==> flow/design.v <==
module mem
#(
    parameter MEM_SIZE = 6,
    parameter DATA_W = 10
)
(clk, rst, addr_w, write, data_in, addr_r, read, data_out);
    localparam ADDR_W = $clog2(MEM_SIZE);
    input clk;
    input rst;
    input write;
    input [ADDR_W - 1:0] addr_w;
    input [DATA_W - 1:0] data_in;
    input read;
    input [ADDR_W - 1:0] addr_r;
    output logic [DATA_W - 1:0] data_out;
    logic [DATA_W - 1:0] memory [0:MEM_SIZE - 1];
    integer i;
    always_ff @ (posedge clk, posedge rst)
    begin
        if (rst)
        begin
            for (i = 0; i < MEM_SIZE; i = i + 1)
                memory[i] <= 0;
        end
        else
        begin
            if (write & addr_w < MEM_SIZE)
                memory[addr_w] <= data_in;
            if (read & addr_r < MEM_SIZE)
                data_out <= memory[addr_r];
        end
    end
endmodule
Step by step through the tools: mem
The steps from the RTL of mem to its reports follow in flow order. Lines are those of the file above, counted from 1. The mark -- stands for no value.

Top: mem. Clock input: clk. Library: sky130hd. Corner: tt_025C_1v80.

Word-level counts
Yosys after proc, flatten, opt, wreduce and memory -nomap, before mapping. Print and check cells are not counted. Equal cells are merged and count once.

The entry for order comparisons reads 2. Equality and inequality tests: 10. Under multiplexer cells stands 1. Bitwise gates (word level): 3. Reduce/logical cells: 9.

Operator list (count): 10-bit case mux with 6-bit select (1); 2-bit AND reduction (7); 3-bit by 2-bit equality test with 1-bit output (second input constant) (4); 3-bit equality test (second input constant) (4); 3-bit by 1-bit equality test with 1-bit output (second input constant) (2); 3-bit < comparator (second input constant) (2); 3-bit zero test (2); 1-bit AND (2); 1-bit NOT (1).

For register bits the number is 70. Under input bits stands 20.

Logic depth
Depth = most cells in a row (Yosys ltp): at word level without a register or memory, in the mapped netlist without a sequential cell, where the memories' decode and read muxes count.

Under depth in word-level cells stands 3. Under ABC_AREA stands 0. For gate-level depth with buffers the number is 6. Mapped depth without buffers: 4.

Synthesis result
The flow's flattened synthesis, as Yosys stat reports it; memories are mapped. The netlist is that of the ABC_AREA named above (0 if unset); the other value can give another one. Totals and module areas in this step are rounded.

The figure for cells in the netlist is 222. The entry for cell area after synthesis reads 3200 µm². Sequential part of the area: 1800 µm². Under mapped flip-flops stands 70. Buffer cells: 11.

Cells by type: sky130_fd_sc_hd__dfrtp_1 (count 60, total area 1501.44 µm²); sky130_fd_sc_hd__mux2_2 (count 64, total area 720.691 µm²); sky130_fd_sc_hd__edfxtp_1 (count 10, total area 300.288 µm²); sky130_fd_sc_hd__mux2i_1 (count 11, total area 110.106 µm²); sky130_fd_sc_hd__o221ai_1 (count 8, total area 70.067 µm²); sky130_fd_sc_hd__buf_6 (count 4, total area 45.043 µm²); sky130_fd_sc_hd__nor2b_4 (count 3, total area 41.29 µm²); sky130_fd_sc_hd__a22oi_1 (count 5, total area 37.536 µm²); sky130_fd_sc_hd__nand2_1 (count 8, total area 30.029 µm²); sky130_fd_sc_hd__nand3_1 (count 5, total area 25.024 µm²); sky130_fd_sc_hd__buf_4 (count 3, total area 22.522 µm²); sky130_fd_sc_hd__nor3b_1 (count 3, total area 22.522 µm²); sky130_fd_sc_hd__buf_2 (count 4, total area 20.019 µm²); sky130_fd_sc_hd__o21ai_0 (count 4, total area 20.019 µm²); sky130_fd_sc_hd__nand2b_1 (count 3, total area 18.768 µm²); sky130_fd_sc_hd__a22o_1 (count 2, total area 17.517 µm²); sky130_fd_sc_hd__nand4b_1 (count 2, total area 17.517 µm²); sky130_fd_sc_hd__nor3_4 (count 1, total area 16.266 µm²).

Other cell types: 16; their cells: 22.

Worst setup path after synthesis
Path of least setup slack by OpenSTA after synthesis, without wires, with an ideal clock, recovery checks aside; 20% of the period is set as input and as output delay. Where synthesis merged equal registers, the netlist keeps one of their names.

Path type: input to register. Start point: in addr_r[1]. End point: reg data_out[0]. The entry for clock period reads 1.92 ns. The figure for input delay is 0.384 ns. The entry for setup time reads 0.392 ns. The entry for launch time at the first pin reads 0.384 ns. Under data arrival time stands 1.394 ns. The entry for slack reads 0.134 ns. The figure for delay of the path is 1.402 ns. The figure for stages is 2. Under buffers on the path stands 0. Synthesis period reached: 1.786 ns.

"delay of the path" is the arrival time less input delay plus setup time. "stages": output pins that drive a net of the path, with the launching flip-flop's if there is one; two outputs of one cell count as two. "synthesis period reached" = period - worst setup slack (recovery checks aside). The figure is calculated, with input and output delays left at 20% of the set period. Between the ends stands the longest chain of elaborated cells between them, by number of cells; it is not shown to be the way that was timed. Of several equally long chains one is given. A line is the first line of the expression or statement that the cell stems from. Yosys adds cells for indexed reads and writes and turns some case tables into memories. Only ways into the end's enable, where the timed path ends, are counted here.

Cells stage by stage: sky130_fd_sc_hd__ha_1 > sky130_fd_sc_hd__nor3b_1. Under length of the longest elaborated chain stands 3.

Ends and longest elaborated chain, after synthesis: from (decl) (line 14) `input [ADDR_W - 1:0] addr_r;`; 3-bit < comparator (line 29) `if (read & addr_r < MEM_SIZE)`; 1-bit AND (line 29); 2-bit AND reduction; to (assign) (line 30) `data_out <= memory[addr_r];`; to (decl) (line 15) `output logic [DATA_W - 1:0] data_out;`.

Path in the finished layout
Path of least setup slack in the final report of run A (OpenROAD, finished layout, wires in). Where an end is a register, its clock arrival counts in the times.

Path type: input to register. Start point: in addr_r[1]. End point: reg data_out[8]. The entry for clock period reads 1.69 ns. The figure for input delay is 0.34 ns. The entry for setup time reads 0.25 ns. The entry for launch time at the first pin reads 0.34 ns. Under data arrival time stands 1.88 ns. The entry for slack reads -0.11 ns. The figure for stages is 6. Under buffers on the path stands 2.

Between the ends stands the longest chain of elaborated cells between them, by number of cells; it is not shown to be the way that was timed. Of several equally long chains one is given. Ways into the end's enable are left out, as the timed path ends at the data pin.

Cells stage by stage: sky130_fd_sc_hd__clkdlybuf4s50_1 > sky130_fd_sc_hd__buf_4 > sky130_fd_sc_hd__nor2b_4 > sky130_fd_sc_hd__and2b_1 > sky130_fd_sc_hd__nor2_4 > sky130_fd_sc_hd__mux2_2. Under length of the longest elaborated chain stands 2.

Ends and longest elaborated chain, after layout: from (decl) (line 14) `input [ADDR_W - 1:0] addr_r;`; 3-bit equality test (line 30) `data_out <= memory[addr_r];`; 10-bit case mux with 6-bit select (line 30); to (assign) (line 30); to (decl) (line 15) `output logic [DATA_W - 1:0] data_out;`.

Subject: mem on sky130hd, stored results

Hello all,

Settings and measured results of 2 stored flow runs for module mem (sky130hd), not sorted in any way. The constraints put input and output delay at 20% of the set period each and load the outputs with 0.01 pF. By "achieved period" is meant the clock period of the run minus its worst setup slack. This is arithmetic on one report: input and output delays are still those of the set period (20% each). "time of the worst setup path" is the time allowed to the run's worst setup path (the clock period less input and output delay, where it has them) less its slack. Clock arrival times count: a late capture clock shortens it, a late launch clock lengthens it. "total power after layout": no workload was simulated; the value follows from the tool's default switching activity. Values from the reports are rounded here.

Run A has these settings: period_ns 1.69; CORE_UTILIZATION 20; SETUP_SLACK_MARGIN -0.16; PLACE_DENSITY_LB_ADDON 0.13; CORE_ASPECT_RATIO 0.66; CTS_CLUSTER_SIZE 79; SLEW_MARGIN 40; MIN_ROUTING_LAYER met1; CAP_MARGIN 20; CORE_MARGIN 2. The chip area in the Yosys report is 3200 µm². For the utilization the run shows 28 %. The post-route setup TNS is -0.69 ns. The overall die area is 17000 µm². The measured achieved period is 1.802 ns. The total power after layout stands at 4900 uW. The setup slack of the critical path is -0.11 ns. The measured time of the worst setup path is 1.46 ns. Worst setup path type: input to register. The standard-cell area after layout stands at 4300 µm².

Run B has these settings: period_ns 1.81; CORE_UTILIZATION 28; CAP_MARGIN 20; CORE_MARGIN 2; SLEW_MARGIN 20. The chip area in the Yosys report is 3200 µm². For the utilization the run shows 38 %. The post-route setup TNS is 0.000 ns. The overall die area is 12000 µm². The measured achieved period is 1.768 ns. The total power after layout stands at 4800 uW. The setup slack of the critical path is 0.042 ns. The measured time of the worst setup path is 1.41 ns. Worst setup path type: input to register. The standard-cell area after layout stands at 4200 µm².

Thanks
